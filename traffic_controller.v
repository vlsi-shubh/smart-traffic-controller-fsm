==> flow/design.v <==
module traffic_controller ( 
    input [3:0] Traffic,
    input clk, rst, 
    output reg [3:0]Red, Green, Yellow
    );  
    parameter [2:0] s_idle = 3'b000,
        s_13gg = 3'b001,
        s_13yy = 3'b010,
        s_24gg = 3'b011,
        s_24yy = 3'b100;
        reg [2:0] ps,ns;
        reg [16:0]max_timer; 
        reg done;
    always @(*) begin
        case (ps)
            s_idle: if (~|Traffic) begin
                ns = s_idle;
            end else begin
                if (Traffic[0] || Traffic[2]) begin
                    ns = s_13gg;
                end else begin
                    if (Traffic[1] || Traffic[3]) begin
                        ns = s_24gg;
                    end else begin
                        ns = s_idle;
                    end
                end
            end
            s_13gg: if (done) begin
                ns = s_13yy;
            end else begin
                ns = s_13gg;
            end
            s_13yy: if (done) begin
                ns = s_idle;
            end else begin
                ns = s_13yy;
            end
            s_24gg: if (done) begin
                ns =s_24yy;
            end else begin
                ns = s_24gg;
            end
            s_24yy: if (done) begin
                ns = s_idle;
            end else begin
                ns = s_24yy;
            end
            default: ns = s_idle;
        endcase
    end
    always @(posedge clk or posedge rst ) begin
        if (rst) begin
            ps <= s_idle;
        end else begin
            ps<=ns;
        end
    end
    parameter GREEN_TIME  = 16'd55;
    parameter YELLOW_TIME = 16'd10;
    always @(posedge clk or posedge rst) begin
        if (rst) begin
            max_timer <= 16'd0;
            done <= 0;
        end else begin
            case (ps)
                s_13gg: begin
                    if (max_timer == 0) begin
                        max_timer <= GREEN_TIME;
                    end else begin
                        if (max_timer > 0) begin
                            max_timer <= max_timer - 1;
                            done <= (max_timer-1 ==0);
                        end else begin
                            done <= 0;
                        end
                    end
                end
                s_13yy: begin
                    if (max_timer == 0) begin
                        max_timer <= YELLOW_TIME;
                    end else begin
                        if (max_timer > 0) begin
                            max_timer <= max_timer - 1;
                            done <= (max_timer-1 == 0);
                        end else begin
                            done <= 0;
                        end
                    end
                end
                s_24gg: begin
                    if (max_timer == 0) begin
                        max_timer <= GREEN_TIME;
                    end else begin
                        if (max_timer > 0) begin
                            max_timer <= max_timer - 1;
                            done <= (max_timer-1 ==0);
                        end else begin
                            done <= 0;
                        end
                    end
                end
                s_24yy: begin
                    if (max_timer == 0) begin
                        max_timer <= YELLOW_TIME;
                    end else begin
                        if (max_timer > 0) begin
                            max_timer <= max_timer - 1;
                            done <= (max_timer-1 ==0);
                        end else begin
                            done <= 0;
                        end
                    end
                end
                default : done <= 0; 
            endcase
        end
    end
    always @(*) begin
         Red = 4'b0000;
         Green = 4'b0000;
         Yellow = 4'b0000;
        case (ps)
            s_idle: begin
                Red = 4'b1111;
                Green = 4'b0000;
                Yellow = 4'b0000;
            end
            s_13gg: begin
                Red  = 4'b1010;
                Green = 4'b0101;
            end
            s_13yy: begin
                Red = 4'b1010;
                Yellow = 4'b0101;
                Green = 4'b0000;
            end
            s_24gg: begin
                Red  = 4'b0101;
                Green = 4'b1010;
            end
            s_24yy: begin
                Red = 4'b0101;
                Yellow = 4'b1010;
                Green = 4'b0000;
            end
            default: begin
                Red = 4'b1111; 
            end
        endcase
    end
endmodule
# Step by step through the tools: traffic_controller
# Tool output for the design above, in the order of the flow.
# Lines are those of the file above, counted from 1.
# Library cell names are shortened.
# Not given: n/a
dict set report inputs {
  top_module {traffic_controller}
  clock_port {clk}
  cell_library {sky130hd}
  corner {tt_025C_1v80}
}

# Elaborated design
# Yosys after proc, flatten, opt, wreduce and memory -nomap, before mapping. Memory bits, and registers merged into a memory's read port (data or address), are not among the register bits. Print and check cells are not counted.
dict set report word_totals {
  regBits 21
  inputBits 6
  elab_cells 40
}
dict set report classes {
  addsub 1
  n_cmp 1
  eq_ne 5
  mux 18
  reduce_and_logical 12
}
# op n
set ops {}
lappend ops {{two-way mux 17 bit} 3}
lappend ops {{case mux 17 bit (select 2 bit)} 1}
lappend ops {{zero test 32 bit} 1}
lappend ops {{case mux 4 bit (select 2 bit)} 3}
lappend ops {{subtractor 17 x 1 -> 18 bit with constant B} 1}
lappend ops {{> comparator 17 x 1 -> 1 bit with constant B} 1}
lappend ops {{zero test 17 bit} 1}
lappend ops {{case mux 3 bit (select 5 bit)} 1}
lappend ops {{two-way mux 2 bit} 5}
lappend ops {{OR reduction 2 bit} 4}
lappend ops {{OR reduction 4 bit} 2}
lappend ops {{equality test 3 x 2 -> 1 bit with constant B} 2}
lappend ops {{two-way mux 3 bit} 2}
lappend ops {{nonzero test 4 bit} 1}
lappend ops {{equality test 3 x 1 -> 1 bit with constant B} 1}
lappend ops {{equality test 3 bit with constant B} 1}
lappend ops {{zero test 3 bit} 1}
lappend ops {{two-way mux 1 bit} 3}
lappend ops {{logical OR 1 bit} 2}
lappend ops {{inequality test 2 bit with constant B} 1}

# Longest topological paths
# Yosys ltp: most cells in a row. Word level: on the elaborated netlist, between registers, memories and ports. Mapped: between sequential cells and ports; inverters and the memories' decode and read muxes count.
dict set report logic_depth {
  ltp_word 5
  abc_area 1
  depth_mapped 12
}

# Synthesis result
# Source: synth_stat.txt of the flow (Yosys; design flattened, memories mapped). It holds for the ABC_AREA given above (unset counts as 0); a run with the other value may have another netlist.
dict set report mapped {
  cells 224
  mapped_area_um2 1498.9
  seq_area_um2 576.8
  ffs 23
  n_buf 11
}
# cell n type_area_um2
set types {}
lappend types {dfrtp_1 22 550.528}
lappend types {nand2_1 58 217.709}
lappend types {o21ai_0 26 130.125}
lappend types {inv_1 33 123.869}
lappend types {nor2_1 33 123.869}
lappend types {nand3_1 14 70.067}
lappend types {buf_4 6 45.043}
lappend types {ha_1 3 37.536}
lappend types {nand2_2 5 31.28}
lappend types {dfstp_2 1 26.275}
lappend types {nor2_2 4 25.024}
lappend types {o22ai_1 4 25.024}
lappend types {nor2_4 2 22.522}
lappend types {clkbuf_1 5 18.768}
lappend types {xor2_1 2 17.517}
lappend types {o32ai_1 1 8.758}
lappend types {inv_2 2 7.507}
lappend types {o31ai_1 1 7.507}
# Not listed: further types 2, cells in them 2.

# Timing after synthesis
# Path of least setup slack by OpenSTA after synthesis, without wires, with an ideal clock, recovery checks aside; 20% of the period is set as input and as output delay. Where synthesis merged equal registers, the netlist keeps one of their names.
dict set report synth_timing {
  path_type {register to register}
  start {register max_timer[0]}
  end {register done}
  tclk_ps 2180
  setup_time_ps 65
  t_first_pin_ps 0
  t_arrival_ps 1408
  path_slack_ps 707
  path_delay_ps 1473
  path_stages 13
  path_buffers 0
  period_less_setup_slack_ps 1473
}
# "path_delay_ps" = arrival - input delay + setup time.
# "path_stages" counts driving pins, that of a launching flip-flop among them; a cell with two outputs on the path counts twice.
# "period_less_setup_slack_ps" is the clock period less the worst setup slack; recovery checks do not enter. This is arithmetic on one report: input and output delays are still those of the set period (20% each).
# The rows between start and end are the longest chain of elaborated cells between them; the timing report does not say that the signal goes this way. Where chains are equally long, one stands for them.
# Each line given opens the expression or statement behind the cell; cells for indexed reads and writes are added by Yosys, which also makes memories of some case tables.
# At most two assigning lines are given for a register; there are more.
dict set report synth_between {
  path_cell_list {dfrtp_1 -> inv_1 -> ha_1 -> nand2_2 -> nor2_4 -> nand2_1 -> nand2_1 -> nand2_1 -> nor2_1 -> nand2_1 -> nor2_1 -> nand2_1 -> nand2_1}
  elab_chain_cells 5
  cone_cells 8
  classes_between {1 x add/sub; 1 x compare; 1 x eq/ne; 3 x mux; 2 x reduce/logical}
}
# item line_no
set synth_rtl {}
lappend synth_rtl {{start: declaration} 12} ;# reg [16:0]max_timer;
lappend synth_rtl {{start: assignment} 72} ;# max_timer <= max_timer - 1;
lappend synth_rtl {{start: assignment} 84} ;# max_timer <= max_timer - 1;
lappend synth_rtl {{subtractor 17 x 1 -> 18 bit} 97} ;# done <= (max_timer-1 ==0);
lappend synth_rtl {{zero test 32 bit} 97}
lappend synth_rtl {{two-way mux 1 bit} 95} ;# if (max_timer > 0) begin
lappend synth_rtl {{two-way mux 1 bit} 92} ;# if (max_timer == 0) begin
lappend synth_rtl {{two-way mux 1 bit} 66} ;# case (ps)
lappend synth_rtl {{end: assignment} 73} ;# done <= (max_timer-1 ==0);
lappend synth_rtl {{end: assignment} 85} ;# done <= (max_timer-1 == 0);
lappend synth_rtl {{end: declaration} 13} ;# reg done;

# Timing after layout
# From the final timing report of run 2: the path of least setup slack in the routed layout; clock arrival at registers is part of the times.
# The path's times are printed in steps of 10 ps; the period is the one set.
dict set report layout_timing {
  path_type {register to output}
  start {register (name not given)}
  end {output port Yellow[3]}
  tclk_ps 2550
  out_delay_ps 510
  t_first_pin_ps 270
  t_arrival_ps 1320
  path_slack_ps 720
  path_stages 5
  path_buffers 4
}
dict set report layout_between {
  path_cell_list {dfrtp_2 -> buf_4 -> clkbuf_1 -> buf_4 -> dlygate4sd2_1}
}
# item line_no
set layout_rtl {}
lappend layout_rtl {{end: declaration} 4} ;# output reg [3:0]Red, Green, Yellow
# No chain of elaborated cells between the ends is given.

; traffic_controller through Yosys and OpenROAD on sky130hd: 2 stored runs, unordered, with their settings and measured results. The constraints put input and output delay at 20% of the set period each and load the outputs with 0.01 pF.
; "achieved_period_ps" means the clock period less the worst setup slack. The figure is calculated, with input and output delays left at 20% of the set period.
; "worst_path_time_ps" means the part of the period allowed to the worst setup path (the constraints hold back 20% at inputs and 20% at outputs) less its slack; where the path has registers, the arrival times of their clocks count too.
; "worst_path_time_ps" is given in steps of 10 ps.

[run 1: settings]
period_ns = 3.36
CORE_UTILIZATION = 47
SETUP_SLACK_MARGIN = 0.0
PLACE_DENSITY_LB_ADDON = 0.15
CELL_PAD_IN_SITES_GLOBAL_PLACEMENT = 3
CELL_PAD_IN_SITES_DETAIL_PLACEMENT = 2
TNS_END_PERCENT = 50
GPL_TIMING_DRIVEN = 1
CTS_CLUSTER_DIAMETER = 126
MIN_ROUTING_LAYER = met2
MAX_ROUTING_LAYER = met5
CAP_MARGIN = 20
CORE_MARGIN = 2
SLEW_MARGIN = 20
[run 1: results]
outcome = unfinished; error FLW-0024 in placement

[run 2: settings]
period_ns = 2.55
CORE_UTILIZATION = 22
SETUP_SLACK_MARGIN = 0.69
PLACE_DENSITY_LB_ADDON = 0.17
TNS_END_PERCENT = 75
ABC_AREA = 1
GPL_TIMING_DRIVEN = 0
GPL_ROUTABILITY_DRIVEN = 1
CTS_CLUSTER_SIZE = 65
CTS_CLUSTER_DIAMETER = 223
CAP_MARGIN = 10
SLEW_MARGIN = 20
CORE_MARGIN = 2
[run 2: results]
worst_path_time_ps = 1320
critical_path_type = register to output
design.die.area_um2 = 7490.0
worstSetupSlack_ps = 724
synthesis_area_um2 = 1498.9
achieved_period_ps = 1826
stdcell_area_um2 = 1966.9
setup_tns_ps = 0
